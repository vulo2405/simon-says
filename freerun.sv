==> flow/design.v <==
module freerun (input logic clk, rst, en,
                input logic [7:0] max,
                output logic [7:0] out);
  logic [7:0] next_out;
  always_ff @ (posedge clk, posedge rst) begin
    if (rst) begin
      out <= 0;
    end
    else if (!rst & en) begin
      if (out == max) begin
        out <= 0;
      end
      else begin
        out <= next_out;
      end
    end
    else if (!en) begin
      out <= out;
    end
  end
  always_comb begin
    next_out = out + 1;
  end
endmodule
From RTL to reports: freerun
The steps from the RTL of freerun to its reports follow in flow order.
Line numbers count from 1 in the design file above.
Library cell names are shortened.
{"block": "design", "top_module": "freerun", "clock": "clk", "cell_library": "sky130hd", "lib_corner": "tt_025C_1v80"}

Elaborated design
Source: Yosys, flattened and elaborated, memories not mapped. Widths are those after wreduce; folded enables and synchronous resets count as part of the registers. Registers that Yosys merges into a memory's read port (data or address) are not register bits. Print and check cells do not count. Equal cells are merged and count once.
{"block": "op_classes", "n_logic": 1, "eq_ne": 1, "n_reduce_logical": 1, "addsub": 1, "mux": 1}
{"block": "op_table", "op": "adder 8 x 1 -> 8 bit with constant B", "count": 1}
{"block": "op_table", "op": "equality test 8 bit", "count": 1}
{"block": "op_table", "op": "two-way mux 8 bit", "count": 1}
{"block": "op_table", "op": "bitwise AND 1 bit", "count": 1}
{"block": "op_table", "op": "zero test 1 bit", "count": 1}
{"block": "word_totals", "input_bits": 11, "wordCells": 6, "regBits": 8, "output_inout_bits": 8}

Logic depth
Longest topological path by Yosys (ltp), each cell counted once; first at word level (registers and memories cut), then after technology mapping (sequential cells cut; the memories' decode and read muxes count).
{"block": "logic_depth", "word_depth": 2, "abc_area": 0, "ltp_mapped": 5, "mapped_depth_nobuf": 5}

Netlist
The flow's flattened synthesis, as Yosys stat reports it; memories are mapped. The netlist is that of the ABC_AREA named above (0 if unset); the other value can give another one.
{"block": "types", "cell": "dfrtp_1", "count": 8, "type_area_um2": 200.192}
{"block": "types", "cell": "xnor2_1", "count": 10, "type_area_um2": 87.584}
{"block": "types", "cell": "nand2_1", "count": 7, "type_area_um2": 26.275}
{"block": "types", "cell": "a21oi_1", "count": 5, "type_area_um2": 25.024}
{"block": "types", "cell": "nor4_4", "count": 1, "type_area_um2": 21.27}
{"block": "types", "cell": "o21ai_0", "count": 4, "type_area_um2": 20.019}
{"block": "types", "cell": "nand4_1", "count": 3, "type_area_um2": 18.768}
{"block": "types", "cell": "nand3_1", "count": 3, "type_area_um2": 15.014}
{"block": "types", "cell": "nand2b_4", "count": 1, "type_area_um2": 13.763}
{"block": "types", "cell": "ha_1", "count": 1, "type_area_um2": 12.512}
{"block": "types", "cell": "buf_6", "count": 1, "type_area_um2": 11.261}
{"block": "types", "cell": "nor2_4", "count": 1, "type_area_um2": 11.261}
{"block": "types", "cell": "a41o_1", "count": 1, "type_area_um2": 10.01}
{"block": "types", "cell": "nand3_2", "count": 1, "type_area_um2": 10.01}
{"block": "types", "cell": "nor3_1", "count": 2, "type_area_um2": 10.01}
{"block": "types", "cell": "a21oi_2", "count": 1, "type_area_um2": 8.758}
{"block": "types", "cell": "and2b_2", "count": 1, "type_area_um2": 8.758}
{"block": "types", "cell": "a21o_1", "count": 1, "type_area_um2": 7.507}
Not listed: further types 7, cells in them 7.
{"block": "mapped", "cell_count": 59, "area_mm2": 0.0005593, "ffs": 8}

Worst setup path after synthesis
OpenSTA on the mapped netlist: ideal clock, no wires. The path of least setup slack (recovery checks aside). Input and output delay are each 20% of the period. Register names are those of the netlist, which keeps one name where synthesis merged equal registers.
{"block": "synth_path", "path_type": "register -> register", "from": "register out[0]", "to": "register out[6]", "path_delay_ns": 1.347, "setup_slack_ns": 0.214, "tclk_ns": 1.56, "t_arrival_ns": 1.220, "path_stages": 6, "launch_ns": 0.000, "period_less_setup_slack_ns": 1.346}
"path_delay_ns" is the arrival time less input delay plus setup time.
"path_stages" counts driving pins, that of a launching flip-flop among them; a cell with two outputs on the path counts twice.
"period_less_setup_slack_ns" is the clock period less the worst setup slack; recovery checks do not enter. This is arithmetic on one report: input and output delays are still those of the set period (20% each).
The rows between start and end are the longest chain of elaborated cells between them; the timing report does not say that the signal goes this way. Where chains are equally long, one stands for them.
Each line given opens the expression or statement behind the cell; cells for indexed reads and writes are added by Yosys, which also makes memories of some case tables.
At most two assigning lines are given for a register; there are more.
{"block": "synth_between", "path_cell_list": "dfrtp_1 > ha_1 > and3_1 > a41o_1 > o21ai_0 > a21oi_1", "elab_chain_cells": 2}
{"block": "synth_lines", "element": "start, declared", "line_no": 3, "text": "output logic [7:0] out);"}
{"block": "synth_lines", "element": "start, assigned", "line_no": 14, "text": "out <= next_out;"}
{"block": "synth_lines", "element": "start, assigned", "line_no": 18, "text": "out <= out;"}
{"block": "synth_lines", "element": "adder 8 x 1 -> 8 bit", "line_no": 22, "text": "next_out = out + 1;"}
{"block": "synth_lines", "element": "two-way mux 8 bit", "line_no": 10, "text": "if (out == max) begin"}
{"block": "synth_lines", "element": "end, assigned", "line_no": 14}
{"block": "synth_lines", "element": "end, assigned", "line_no": 18}
{"block": "synth_lines", "element": "end, declared", "line_no": 3}

Worst path after layout
From the final timing report of job 2: the path of least setup slack in the routed layout; clock arrival at registers is part of the times.
{"block": "layout_path", "path_type": "register -> output", "from": "register out[4]", "to": "output port out[4]", "tclk_ns": 2.43, "t_arrival_ns": 1.34, "path_stages": 2, "setup_slack_ns": 0.60, "out_delay_ns": 0.49, "launch_ns": 0.26}
At most two assigning lines are given for a register; there are more.
{"block": "layout_between", "path_cell_list": "dfrtp_1 > clkdlybuf4s50_1", "elab_chain_cells": 0}
{"block": "layout_lines", "element": "start, declared", "line_no": 3, "text": "output logic [7:0] out);"}
{"block": "layout_lines", "element": "start, assigned", "line_no": 14, "text": "out <= next_out;"}
{"block": "layout_lines", "element": "start, assigned", "line_no": 18, "text": "out <= out;"}
{"block": "layout_lines", "element": "end, declared", "line_no": 3}

Measured data: module freerun, platform sky130hd, 2 stored runs of the flow under differing settings, order arbitrary. Input and output delays are each 20% of the period that was set; the output load is 0.01 pF.
"clock_period_reached_ns" means the clock period less the worst setup slack. The figure is calculated, with input and output delays left at 20% of the set period.
"worstPathTime_ns" = time allowed to the worst setup path (clock period - input delay - output delay, where it has them) - its slack; a late launch clock adds to it, a late capture clock takes from it.
By "power_mw" is meant OpenSTA's value without simulated activity: inputs other than the clock are taken to toggle once in ten clock periods, and the tool carries that through the logic.

{"run": "job 1", "settings": { "period_ns": 2.41, "CORE_UTILIZATION": 62, "SETUP_SLACK_MARGIN": 0.06, "PLACE_DENSITY_LB_ADDON": 0.04, "CELL_PAD_IN_SITES_GLOBAL_PLACEMENT": 0, "CELL_PAD_IN_SITES_DETAIL_PLACEMENT": 1, "ABC_AREA": 1, "GPL_TIMING_DRIVEN": 0, "CAP_MARGIN": 40, "CORE_MARGIN": 2, "SLEW_MARGIN": 20 }, "outcome": "incomplete, placement halted on DPL-0033"}
{"run": "job 2", "settings": { "period_ns": 2.43, "CORE_UTILIZATION": 21, "SETUP_SLACK_MARGIN": -0.06, "PLACE_DENSITY": 0.7, "CORE_ASPECT_RATIO": 1.08, "CELL_PAD_IN_SITES_GLOBAL_PLACEMENT": 2, "CELL_PAD_IN_SITES_DETAIL_PLACEMENT": 2, "CAP_MARGIN": 30, "MIN_ROUTING_LAYER": "met1", "MAX_ROUTING_LAYER": "met5", "CORE_MARGIN": 2, "SLEW_MARGIN": 20 }, "results": { "cell_area_final_mm2": 0.0007795, "ws_setup_ns": 0.600, "clock_period_reached_ns": 1.830, "synth_chip_area_mm2": 0.0005593, "power_mw": 0.5009, "die_area_mm2": 0.0030924, "util_pct": 30.6, "worstPathTime_ns": 1.34, "critical_path_kind": "register -> output" }}
