==> flow/design.v <==
module controller ( input clk, rst,
                          simon_says, sk_strobe,
                          round_passed, sd_is_empty,
                    output sd_srst, fr_en, mem_en,
                           is_wrong, is_correct,
                    output [3:0]score,
                    output [2:0]state);
  typedef enum logic [2:0] {
    READY = 0,
    PLAY = 1,
    FAIL = 2,
    PASS = 3,
    WIN = 4
  } dcl_fsm_t;
  dcl_fsm_t fsm;
  logic sd_sync, fr_enable, mem_enable, wrongs, corrects;
  logic [3:0]result;
  assign state = fsm;
  assign sd_srst = sd_sync;
  assign fr_en = fr_enable;
  assign mem_en = mem_enable;
  assign is_wrong = wrongs;
  assign is_correct = corrects;
  assign score = result;
  always_ff @ (posedge clk, posedge rst) begin
    if (rst) begin
      fsm <= READY;
      sd_sync <= 1;
      fr_enable <= 1;
      mem_enable <= 1;
      wrongs <= 0;
      corrects <= 0;
      result <= 0;
    end
    else begin
      case (fsm)
        READY:  begin
                  fr_enable <= 1;
                  mem_enable <= 1;
                  sd_sync <= 0;
                  if (sd_is_empty) begin
                    fsm <= PLAY;
                    sd_sync <= 1;
                    fr_enable <= 0;
                    mem_enable <= 0;
                    corrects <= 0;
                  end
                end
        PLAY:   begin
                  fr_enable <= 0;
                  if (~sd_is_empty) begin
                    sd_sync <= 0;
                  end
                  if (sd_is_empty & (sd_sync == 0)) begin
                    sd_sync <= 1;
                    if (~simon_says | round_passed)
                      fsm <= PASS;
                    else
                      fsm <= FAIL;
                  end
                  else if (sk_strobe) begin
                    if (~simon_says) begin
                      fsm <= FAIL;
                    end
                    fr_enable <= 1;
                  end
                end
        FAIL:   wrongs <= 1'b1;
        PASS:   begin
                  corrects <= 1'b1;
                  if (result == 9) begin
                    fsm <= WIN;
                  end
                  else begin
                    sd_sync <= 1;
                    if (~sd_is_empty) begin
                      sd_sync <= 0;
                      result <= result + 1;
                      fsm <= READY;
                    end
                  end
                end
        WIN:    corrects <= 1'b1;
        default: fsm <= fsm;
      endcase
    end
  end
endmodule
# == Reports on controller ==
# The steps from the RTL of controller to its reports follow in flow order.
# Lines are those of the file above, counted from 1.
# Library cell names are shortened.
# The mark - stands for no value.
# setup
top,controller
clock,clk
library,sky130hd
lib_corner,tt_025C_1v80

# == Word-level counts ==
# Counts by Yosys on the flattened word-level netlist (proc, flatten, opt, wreduce; memories kept). Register bits leave out memories and registers merged into their read ports (data or address). Print and check cells are left out. Cells with the same type and inputs are merged into one.
# bits
input_bits,6
output_inout_bits,12
word_cells,53
regBits,12
# classes
muxes,19
logic,6
eq_ne,11
add_sub_neg,1
reduce_and_logical,9
# ops
cell,n
2-to-1 mux 3 bit,6
!= test 3 bit with constant B,4
parallel mux 3 bit (select 3 bit),1
2-to-1 mux 1 bit,9
equality test 3 x 2 -> 1 bit with constant B,2
AND reduction 3 bit,2
AND reduction 5 bit,1
NOT 1 bit,4
!= test 2 bit with constant B,2
nonzero test 2 bit,2
adder 4 x 1 -> 4 bit with constant B,1
equality test 4 bit with constant B,1
parallel mux 1 bit (select 2 bit),2
equality test 3 x 1 -> 1 bit with constant B,1
equality test 3 bit with constant B,1
logical NOT 3 bit,1
nonzero test 3 bit,1
parallel mux 1 bit (select 3 bit),1
AND reduction 2 bit,1
OR reduction 2 bit,1
bitwise AND 1 bit,1
bitwise OR 1 bit,1

# == Longest topological paths ==
# Depth = most cells in a row (Yosys ltp): at word level without a register or memory, in the mapped netlist without a sequential cell, where the memories' decode and read muxes count.
# logic_depth
ltp_word,5
abc_area,1
ltp_mapped,8
ltp_nobuf,8

# == After synthesis ==
# The flow's flattened synthesis, as Yosys stat reports it; memories are mapped. The netlist is that of the ABC_AREA named above (0 if unset); the other value can give another one.
# types
cell,n,area_total_um2
dfrtp_1,9,225.216
nand2_1,23,86.333
dfstp_2,3,78.826
inv_1,11,41.29
nand3_1,6,30.029
ha_1,2,25.024
o21ai_1,5,25.024
nand3_2,2,20.019
nand4_1,3,18.768
xnor2_1,2,17.517
nand4_2,1,12.512
nor2_4,1,11.261
nor3_2,1,10.01
a31o_2,1,8.758
xor2_1,1,8.758
inv_2,2,7.507
nand3b_1,1,7.507
nor2_1,2,7.507
# Other cell types: 4; their cells: 4.
# synth_totals
area_um2,663.1
ffs,12
sequential_area_um2,304.0
buf_cells,0
cells,80

# == Timing after synthesis ==
# OpenSTA on the mapped netlist: ideal clock, no wires. The path of least setup slack (recovery checks aside). Input and output delay are each 20% of the period. Register names are those of the netlist, which keeps one name where synthesis merged equal registers.
# synth_path
kind,input port to flip-flop
startpoint,in sd_is_empty
endpoint,reg fsm[0]
setup_time_ns,0.065
driving_pins,7
input_delay_ns,0.712
t_arrival_ns,1.290
path_slack_ns,2.205
clock_period_ns,3.56
t_first_pin_ns,0.712
path_delay_ns,0.643
required_ns,3.495
period_less_setup_slack_ns,1.355
# "path_delay_ns" = arrival - input delay + setup time.
# "driving_pins" counts driving pins, that of a launching flip-flop among them; a cell with two outputs on the path counts twice.
# "period_less_setup_slack_ns" = period - worst setup slack (recovery checks aside). The figure is calculated, with input and output delays left at 20% of the set period.
# The rows between start and end are the longest chain of elaborated cells between them; the timing report does not say that the signal goes this way. Where chains are equally long, one stands for them.
# Each line given opens the expression or statement behind the cell; cells for indexed reads and writes are added by Yosys, which also makes memories of some case tables.
# A register here has more assigning lines than the two given.
# synth_via
path_cell_list,inv_1 -> nand3_1 -> nand2_1 -> clkinv_1 -> nand3_1 -> nand2_1 -> nand2_1
elab_chain_cells,3
# synth_rtl
item,line,source
start: declaration,3,"round_passed, sd_is_empty,"
2-to-1 mux 3 bit,76,if (~sd_is_empty) begin
2-to-1 mux 3 bit,71,if (result == 9) begin
parallel mux 3 bit (select 3 bit),36,case (fsm)
end: assignment,42,fsm <= PLAY;
end: assignment,84,default: fsm <= fsm;
end: declaration,15,dcl_fsm_t fsm;

# == Path in the finished layout ==
# Path of least setup slack in the final report of entry A (OpenROAD, finished layout, wires in). Where an end is a register, its clock arrival counts in the times.
# layout_path
kind,flip-flop to output port
startpoint,reg fsm[1]
endpoint,out state[1]
t_first_pin_ns,0.27
clock_period_ns,1.9
required_ns,1.52
path_slack_ns,0.11
t_arrival_ns,1.41
out_delay_ns,0.38
driving_pins,2
# A register here has more assigning lines than the two given.
# layout_via
path_cell_list,dfrtp_1 -> clkdlybuf4s50_1
elab_chain_cells,0
# layout_rtl
item,line,source
start: declaration,15,dcl_fsm_t fsm;
start: assignment,27,fsm <= READY;
start: assignment,84,default: fsm <= fsm;
end: declaration,7,output [2:0]state);

Wiki page: controller / flow data

Top module controller; platform sky130hd; tools Yosys and OpenROAD; 2 stored runs in no particular order. Input and output delays are each 20% of the period that was set; the output load is 0.01 pF.
"achieved_period_ns" means the clock period less the worst setup slack. The figure is calculated, with input and output delays left at 20% of the set period.
"worst_path_time_ns" is the time allowed to the run's worst setup path (the clock period less input and output delay, where it has them) less its slack. Clock arrival times count: a late capture clock shortens it, a late launch clock lengthens it.
By "fin_power_w" is meant OpenSTA's value without simulated activity: inputs other than the clock are taken to toggle once in ten clock periods, and the tool carries that through the logic.

Entry A, flow files:
==> flow/run.sh <==
#!/bin/bash
# the make line also repeats the synthesis and layout settings of config.mk as NAME=value (left out here)
make -C /OpenROAD-flow-scripts/flow DESIGN_CONFIG=/design/flow/config.mk WORK_HOME=/design/flow/orfs CLKGATE_MAP_FILE= finish
==> flow/config.mk <==
export PLATFORM = sky130hd
export DESIGN_NAME = controller
export DESIGN_NICKNAME = controller
export VERILOG_FILES = /design/flow/design.v
export SDC_FILE = /design/flow/constraint.sdc
export NUM_CORES = 4
export LEC_CHECK = 0
export ABC_AREA = 1
export CAP_MARGIN = 20
export CELL_PAD_IN_SITES_DETAIL_PLACEMENT = 1
export CELL_PAD_IN_SITES_GLOBAL_PLACEMENT = 0
export CORE_MARGIN = 2
export CORE_UTILIZATION = 37
export MAX_ROUTING_LAYER = met5
export PLACE_DENSITY_LB_ADDON = 0.05
export SLEW_MARGIN = 20
==> flow/constraint.sdc <==
create_clock -name core_clock -period 1.9 [get_ports {clk}]
set_input_delay 0.3800 -clock core_clock [delete_from_list [all_inputs] [get_ports {clk}]]
set_output_delay 0.3800 -clock core_clock [all_outputs]
set_load 0.01 [all_outputs]

==> results of entry A, as CSV <==
result,value
final_stdcell_area_um2,890.9
synthesis_area_um2,663.1
worst_path_time_ns,1.41
worst_path_kind,"flip-flop to output port"
fin_power_w,0.001262
achieved_period_ns,1.792
setup_worst_slack_ns,0.108
total_die_area_um2,2146.9
fin_util_pct,52.2
setupTns_ns,0.000

Entry B, flow files:
==> flow/run.sh <==
#!/bin/bash
# the make line also repeats the synthesis and layout settings of config.mk as NAME=value (left out here)
make -C /OpenROAD-flow-scripts/flow DESIGN_CONFIG=/design/flow/config.mk WORK_HOME=/design/flow/orfs CLKGATE_MAP_FILE= finish
==> flow/config.mk <==
export PLATFORM = sky130hd
export DESIGN_NAME = controller
export DESIGN_NICKNAME = controller
export VERILOG_FILES = /design/flow/design.v
export SDC_FILE = /design/flow/constraint.sdc
export NUM_CORES = 4
export LEC_CHECK = 0
export CAP_MARGIN = 20
export CORE_MARGIN = 6
export CORE_UTILIZATION = 56
export GPL_ROUTABILITY_DRIVEN = 1
export MAX_ROUTING_LAYER = met4
export MIN_ROUTING_LAYER = met2
export PLACE_DENSITY = 0.38
export SETUP_SLACK_MARGIN = 0.06
export SLEW_MARGIN = 30
==> flow/constraint.sdc <==
create_clock -name core_clock -period 0.856 [get_ports {clk}]
set_input_delay 0.1712 -clock core_clock [delete_from_list [all_inputs] [get_ports {clk}]]
set_output_delay 0.1712 -clock core_clock [all_outputs]
set_load 0.01 [all_outputs]

Entry B: unfinished; error DPL-0033 in placement
